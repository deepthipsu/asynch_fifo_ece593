==> flow/design.v <==
package definitions;
parameter ADDRSIZE = 10;
parameter DATASIZE = 8;
parameter WRITE_PERIOD = 2;  
parameter READ_PERIOD = 1;  
parameter BURST_LENGTH = 1024;  
endpackage
import definitions::*;
`timescale 1ns/100ps;
module sync_w2r 
( output logic [ADDRSIZE-1:0] rq1_wptr,
  output logic inc_o,
  input  logic [ADDRSIZE-1:0] wptr,
  input  logic inc, rclk, rrst_n);
 logic [ADDRSIZE:0]wptr_i;
  always_ff @(posedge rclk or negedge rrst_n)
    if (!rrst_n) rq1_wptr <= 0;
    else begin
	rq1_wptr <= wptr_i;
	inc_o <= 0;
    end
assign wptr_i = inc ? wptr + 1 : wptr;
endmodule
* From RTL to reports: sync_w2r *
The steps from the RTL of sync_w2r to its reports follow in flow order.
Line numbers count from 1 in the design file above.
Operators: Yosys type, input widths -> output width; for muxes data width and select width s.
Library cell names are shortened.
The mark - stands for no value.

inputs
  design top = sync_w2r
  clock = rclk
  standard-cell library = sky130hd
  library corner = tt_025C_1v80

* Elaborated design *
Yosys after proc, flatten, opt, wreduce and memory -nomap, before mapping. Enables and synchronous resets that opt folds into registers are not counted as muxes. Memory bits, and registers merged into a memory's read port (data or address), are not among the register bits. Print and check cells are not counted. Equal cells are merged and count once.

storage and ports
  flip-flop bits (word level) = 10
  bits in latches = 0
  bits in writable memories = 0
  bits in read-only memories = 0
  word width x clocked read ports = 0
  memories kept = 0
  input bits = 13

operators by class
  add/subtract/negate cells = 1
  multiply operators = 0
  div/mod/pow operators = 0
  magnitude comparators = 0
  eq/ne operators = 0
  shifts and indexed selects = 0
  multiplexer cells = 1
  bitwise operators = 0
  reduce/logical cells = 0

operator list
  cell                   count
  $add 10x1->10 const B  1
  $mux 10                1

* Logic depth *
Yosys ltp: most cells in a row. Word level: on the elaborated netlist, between registers, memories and ports. Mapped: between sequential cells and ports; inverters and the memories' decode and read muxes count.

depth
  depth after elaboration = 2
  ABC_AREA = 0
  mapped depth = 4
  depth with buffers taken out = 4

* Mapped cells and area *
Yosys stat after the flow's synthesis: flattened, memories mapped to cells. It holds for the ABC_AREA given above (unset counts as 0); a run with the other value may have another netlist.
Totals and module areas in this step are rounded.

cell types
  type     count  total area (um^2)
  dfrtp_1  10     250.24
  xnor2_1  7      61.309
  xor2_1   2      17.517
  ha_1     1      12.512
  nand4_2  1      12.512
  and4_4   1      11.261
  mux2_2   1      11.261
  nand2_1  3      11.261
  nand3_1  2      10.01
  and4_1   1      8.758
  and3_2   1      7.507
  buf_4    1      7.507
  nand4_1  1      6.256
  conb_1   1      3.754

mapped netlist
  cell count = 33
  synthesis area = 431.7 um^2
  sequential area = 250.2 um^2
  mapped flip-flops = 10

* Worst setup path after synthesis *
Source: OpenSTA report_checks on the synthesized netlist (no wires, ideal clock, input and output delay 20% of the period each), path of least setup slack; recovery checks are left aside. Register names are those of the netlist, which keeps one name where synthesis merged equal registers.

timing path post-synthesis
  path type = input to register
  start = input wptr[0]
  end = register rq1_wptr[6]
  period = 1.76 ns
  external input delay = 0.352 ns
  setup time = 0.123 ns
  arrival time = 0.903 ns
  slack = 0.734 ns
  delay of the path = 0.674 ns
  stages = 4
  buffers on the path = 0
  period reached after synthesis = 1.026 ns

"delay of the path" is the arrival time less input delay plus setup time.
"stages" counts driving pins, that of a launching flip-flop among them; a cell with two outputs on the path counts twice.
"period reached after synthesis" = period - worst setup slack (recovery checks aside). The figure is calculated, with input and output delays left at 20% of the set period.
The rows between start and end are the longest chain of elaborated cells between them; the timing report does not say that the signal goes this way. Where chains are equally long, one stands for them.
A line is the first line of the expression or statement that the cell stems from. Yosys adds cells for indexed reads and writes and turns some case tables into memories.

between the ends, post-synthesis
  cells stage by stage = ha_1 -> and3_2 -> nand4_1 -> xnor2_1
  length of the longest elaborated chain = 2
  elaborated cells on any way between the ends = 2
  classes of those cells = add/sub: 1; mux: 1

RTL lines, path post-synthesis
  item           line  source
  from (decl)    13    input  logic [ADDRSIZE-1:0] wptr,
  $add 10x1->10  22    assign wptr_i = inc ? wptr + 1 : wptr;
  $mux 10        22
  to (assign)    17    if (!rrst_n) rq1_wptr <= 0;
  to (assign)    19    rq1_wptr <= wptr_i;
  to (decl)      11    ( output logic [ADDRSIZE-1:0] rq1_wptr,

* Worst path after layout *
From the final timing report of run 1: the path of least setup slack in the routed layout; clock arrival at registers is part of the times.

timing path after layout
  path type = register to output
  start = register rq1_wptr[8]
  end = output rq1_wptr[8]
  period = 0.855 ns
  output delay = 0.17 ns
  arrival time = 0.74 ns
  slack = -0.06 ns
  stages = 2
  buffers on the path = 1

between the ends, after layout
  cells stage by stage = dfrtp_1 -> buf_2
  length of the longest elaborated chain = 0
  elaborated cells on any way between the ends = 0

RTL lines, path after layout
  item           line  source
  from (decl)    11    ( output logic [ADDRSIZE-1:0] rq1_wptr,
  from (assign)  17    if (!rrst_n) rq1_wptr <= 0;
  from (assign)  19    rq1_wptr <= wptr_i;
  to (decl)      11

FLOW RESULTS
============

Settings and measured results of 2 stored flow runs for module sync_w2r (sky130hd), not sorted in any way. The constraints put input and output delay at 20% of the set period each and load the outputs with 0.01 pF.
"clock period achieved" means the clock period less the worst setup slack. The figure is calculated, with input and output delays left at 20% of the set period.
"critical setup path time" is the time allowed to the run's worst setup path (the clock period less input and output delay, where it has them) less its slack. Clock arrival times count: a late capture clock shortens it, a late launch clock lengthens it.
"total power after layout" rests on the timing tool's default activity at the inputs, not on a simulated workload.
The measured numbers are rounded.
Settings: n/a = not set for that run.
A result given as n/a is not shown for that run.

name                                    run 1               run 2
period_ns                               0.855               0.539
CORE_UTILIZATION                        35                  72
CAP_MARGIN                              20                  20
CORE_MARGIN                             2                   2
SLEW_MARGIN                             20                  15
PLACE_DENSITY_LB_ADDON                  n/a                 0.0
CELL_PAD_IN_SITES_DETAIL_PLACEMENT      n/a                 2
CTS_CLUSTER_SIZE                        n/a                 24
worst hold slack (ns)                   0.160               n/a
clock period achieved (ns)              0.915               n/a
summed negative setup slack (ns)        -0.525              n/a
Yosys chip area after synthesis (um^2)  431.7               n/a
post-layout utilization (%)             66.1                n/a
area of the die (um^2)                  1530                n/a
total power after layout (uW)           1119                n/a
critical setup path time (ns)           0.74                n/a
worst setup path kind                   register to output  n/a
lowest setup slack (ns)                 -0.060              n/a

Run 2: no results, floorplanning failed with PDN-0185
